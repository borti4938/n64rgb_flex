==> flow/design.v <==
module n64rgb_flex(
  VCLK_i,
  nDSYNC_i,
  D_i,
  nViDeBlur_i,
  R_o,
  G_o,
  B_o,
  nCSYNC_o
);
input VCLK_i;
input nDSYNC_i;
input [6:0] D_i;
input nViDeBlur_i;
output reg [6:0] R_o;
output reg [6:0] G_o;
output reg [6:0] B_o;
output reg nCSYNC_o;
wire VCLK_w;
wire negedge_nVSYNC_w, negedge_nHSYNC_w, posedge_nCSYNC_w;
reg nDSYNC_L;
reg [6:0] D_L;
reg [3:0] SYNC_L;
reg [6:0] R_L [0:1];
reg [6:0] G_L [0:1];
reg [6:0] B_L [0:1];
reg [1:0] line_cnt = 2'b00;  
reg        palmode = 1'b0;   
reg field_id, n64_480i;
reg [1:0] phase_cnt = 2'b00;
reg nblank_vdata;
  assign VCLK_w = VCLK_i;
  always @(posedge VCLK_w) begin
    nDSYNC_L <= nDSYNC_i;
    D_L <= D_i;
  end
assign negedge_nVSYNC_w =  SYNC_L[3] & !D_L[3];
assign negedge_nHSYNC_w =  SYNC_L[1] & !D_L[1];
assign posedge_nCSYNC_w = !SYNC_L[0] &  D_L[0];
always @(posedge VCLK_w)
  if (!nDSYNC_L) begin
    if(negedge_nVSYNC_w) begin  
      line_cnt <= 2'b00;
      palmode <= ~line_cnt[1];
    end else if (negedge_nHSYNC_w) begin   
      line_cnt <= line_cnt + 1'b1;
    end
  end
always @(posedge VCLK_w)
  if (!nDSYNC_L) begin
    if (negedge_nVSYNC_w) begin                  
      field_id <= negedge_nHSYNC_w;              
      n64_480i <= field_id ^ negedge_nHSYNC_w;   
    end
  end
always @(posedge VCLK_w)
  if (!nDSYNC_L) begin
    if (nViDeBlur_i | n64_480i) begin
      nblank_vdata <= 1'b1;
    end else begin
      if(posedge_nCSYNC_w)  
        nblank_vdata <= palmode;
      else
        nblank_vdata <= ~nblank_vdata;
    end
  end
always @(posedge VCLK_w)
  if (!nDSYNC_L) begin
    phase_cnt <= 2'b00;
    SYNC_L <= D_L[3:0];
    if (nblank_vdata) begin
      R_L[1] <= R_L[0];
      G_L[1] <= G_L[0];
      B_L[1] <= B_L[0];
    end
  end else begin
    casez(phase_cnt)
      2'b00: R_L[0] <= D_L;
      2'b01: G_L[0] <= D_L;
      2'b10: B_L[0] <= D_L;
    endcase
    phase_cnt <= phase_cnt + 2'b01;
  end
always @(*) begin
  nCSYNC_o <= SYNC_L[0];
  {R_o,G_o,B_o} <= {R_L[1],G_L[1],B_L[1]};
end
endmodule
-- From RTL to reports: n64rgb_flex
The steps from the RTL of n64rgb_flex to its reports follow in flow order.
Line numbers count from 1 in the design file above.
Operators: Yosys type, input widths -> output width; for muxes data width and select width s.
Library cell names are shortened.
A cell with - has no value.
- top module: n64rgb_flex
- clock: VCLK_i
- library: sky130hd
- library corner: tt_025C_1v80

-- Word level
Source: Yosys, flattened and elaborated. Widths are those after wreduce. Registers that Yosys merges into a memory's read port (data or address) are not register bits. Print and check cells do not count. Equal cells are merged and count once.
- register bits at 62
- output and inout port bits: 22
- input bits: 10
- $add $sub $neg: 2
- reductions and logical operators at 11
- muxes and demuxes at 2
- eq/ne operators at 2
- noted bitwise operators: 8
- operator list (cell ; count):
    $reduce_and 2->1 ; 6
    $add 2x1->2 const B ; 2
    $and 1x1->1 ; 3
    $not 1->1 ; 3
    $logic_not 1->1 ; 3
    $eq 2x1->1 const B ; 1
    $eq 2x2->1 const B ; 1
    $logic_not 2->1 ; 1
    $reduce_bool 2->1 ; 1
    $mux 2 ; 1
    $or 1x1->1 ; 1
    $xor 1x1->1 ; 1
    $mux 1 ; 1

-- Depth
Yosys ltp: most cells in a row. Word level: on the elaborated netlist, between registers, memories and ports. Mapped: between sequential cells and ports; inverters and the memories' decode and read muxes count.
- noted word-level depth: 4
- noted ABC_AREA: 0
- mapped depth: 3
- mapped depth without buffers: 3

-- Mapped cells and area
The flow's flattened synthesis, as Yosys stat reports it; memories are mapped. The netlist is that of the ABC_AREA named above (0 if unset); the other value can give another one.
- cell count at 88
- noted buffer cells: 0
- mapped flip-flops at 61
- synthesis area at 1908.1 um2
- cells by type (type ; count ; total area (um2)):
    edfxtp_1 ; 51 ; 1.53E+03
    dfxtp_1 ; 10 ; 200.192
    ha_1 ; 3 ; 37.536
    and2_1 ; 4 ; 25.024
    nor2_1 ; 5 ; 18.768
    nor2b_1 ; 3 ; 18.768
    xnor2_1 ; 2 ; 17.517
    inv_1 ; 4 ; 15.014
    nand2b_4 ; 1 ; 13.763
    nand3b_1 ; 1 ; 7.507
    o211ai_1 ; 1 ; 7.507
    nand2b_1 ; 1 ; 6.256
    a21oi_1 ; 1 ; 5.005
    inv_2 ; 1 ; 3.754

-- Worst setup path after synthesis
OpenSTA on the mapped netlist: ideal clock, no wires. The path of least setup slack (recovery checks aside). Input and output delay are each 20% of the period. Register names are those of the netlist, which keeps one name where synthesis merged equal registers.
- path kind: flip-flop to flip-flop
- from: register nDSYNC_L
- to: register B_L[1][0]
- noted time at the first pin: 0 ps
- delay of the path at 1729 ps
- setup slack at 1681 ps
- setup time: 401 ps
- noted clock period: 3410 ps
- stages on the path: 2
- required time: 3009 ps
- arrival time: 1328 ps
- period reached after synthesis at 1729 ps
"delay of the path" = arrival - input delay + setup time.
"stages on the path" counts driving pins, that of a launching flip-flop among them; a cell with two outputs on the path counts twice.
"period reached after synthesis" = period - worst setup slack (recovery checks aside). The figure is calculated, with input and output delays left at 20% of the set period.
Between the ends stands the longest chain of elaborated cells between them, by number of cells; it is not shown to be the way that was timed. Of several equally long chains one is given.
Each line given opens the expression or statement behind the cell; cells for indexed reads and writes are added by Yosys, which also makes memories of some case tables.
- cell sequence: dfxtp_1 > nor2b_1
- cells in the longest elaborated chain: 2
- noted elaborated cells between the ends (all ways): 2
- noted source lines of those cells: 0
- ends and longest elaborated chain, after synthesis (element ; RTL line ; RTL):
    start: declaration ; 21 ; reg nDSYNC_L;
    start: assignment ; 34 ; nDSYNC_L <= nDSYNC_i;
    $not 1->1 ; - ;
    $reduce_and 2->1 ; - ;
    end: assignment ; 74 ; B_L[1] <= B_L[0];
    end: declaration ; 26 ; reg [6:0] B_L [0:1];

-- Timing after layout
Path of least setup slack in the final report of run 1 (OpenROAD, finished layout, wires in). Where an end is a register, its clock arrival counts in the times.
The report prints the path's times to 10 ps; the period is as set.
- path kind: flip-flop to output port
- from: register SYNC_L[0]
- to: output nCSYNC_o
- arrival time: 1250 ps
- required time: 2890 ps
- noted time at the first pin: 320 ps
- noted clock period: 3610 ps
- external output delay at 720 ps
- stages on the path: 2
- setup slack at 1640 ps
- cell sequence: edfxtp_1 > clkdlybuf4s50_1
- cells in the longest elaborated chain: 0
- noted elaborated cells between the ends (all ways): 0
- noted source lines of those cells: 0
- ends and longest elaborated chain, after layout (element ; RTL line ; RTL):
    start: declaration ; 23 ; reg [3:0] SYNC_L;
    start: assignment ; 70 ; SYNC_L <= D_L[3:0];
    end: declaration ; 18 ; output reg nCSYNC_o;

Add stored flow runs of n64rgb_flex

Design n64rgb_flex on sky130hd. What follows are 2 stored runs of the flow, each under its own settings; their order means nothing. The constraints put input and output delay at 20% of the set period each and load the outputs with 0.01 pF.
"period achieved" = clock period - worst setup slack. The figure is calculated, with input and output delays left at 20% of the set period.
"time on the worst setup path": the worst setup path's part of the clock period (all of it between registers, 20% less for each end at a port) less its slack. A launch clock that arrives late makes it longer, a capture clock that arrives late makes it shorter.
"time on the worst setup path" is known to 10 ps.

Run 1
Settings were period_ns = 3.61; CAP_MARGIN = 20; CORE_MARGIN = 2; CORE_UTILIZATION = 40; SLEW_MARGIN = 20
- post-synthesis cell area at 1908.1 um2
- die size: 5338.5 um2
- noted the utilization of the finished layout: 53.5 %
- lowest setup slack: 1643 ps
- noted the total negative setup slack: 0 ps
- period achieved at 1967 ps
- noted the time on the worst setup path: 1250 ps
- class of the worst setup path: flip-flop to output port

Run 2
Settings were period_ns = 2.28; CORE_UTILIZATION = 66; SETUP_SLACK_MARGIN = 0.49; PLACE_DENSITY_LB_ADDON = 0.02; CELL_PAD_IN_SITES_DETAIL_PLACEMENT = 1; TNS_END_PERCENT = 75; GPL_ROUTABILITY_DRIVEN = 1; CTS_CLUSTER_SIZE = 90; MIN_ROUTING_LAYER = met1; CAP_MARGIN = 20; CORE_MARGIN = 2; SLEW_MARGIN = 20
- not finished: placement ended with error DPL-0033
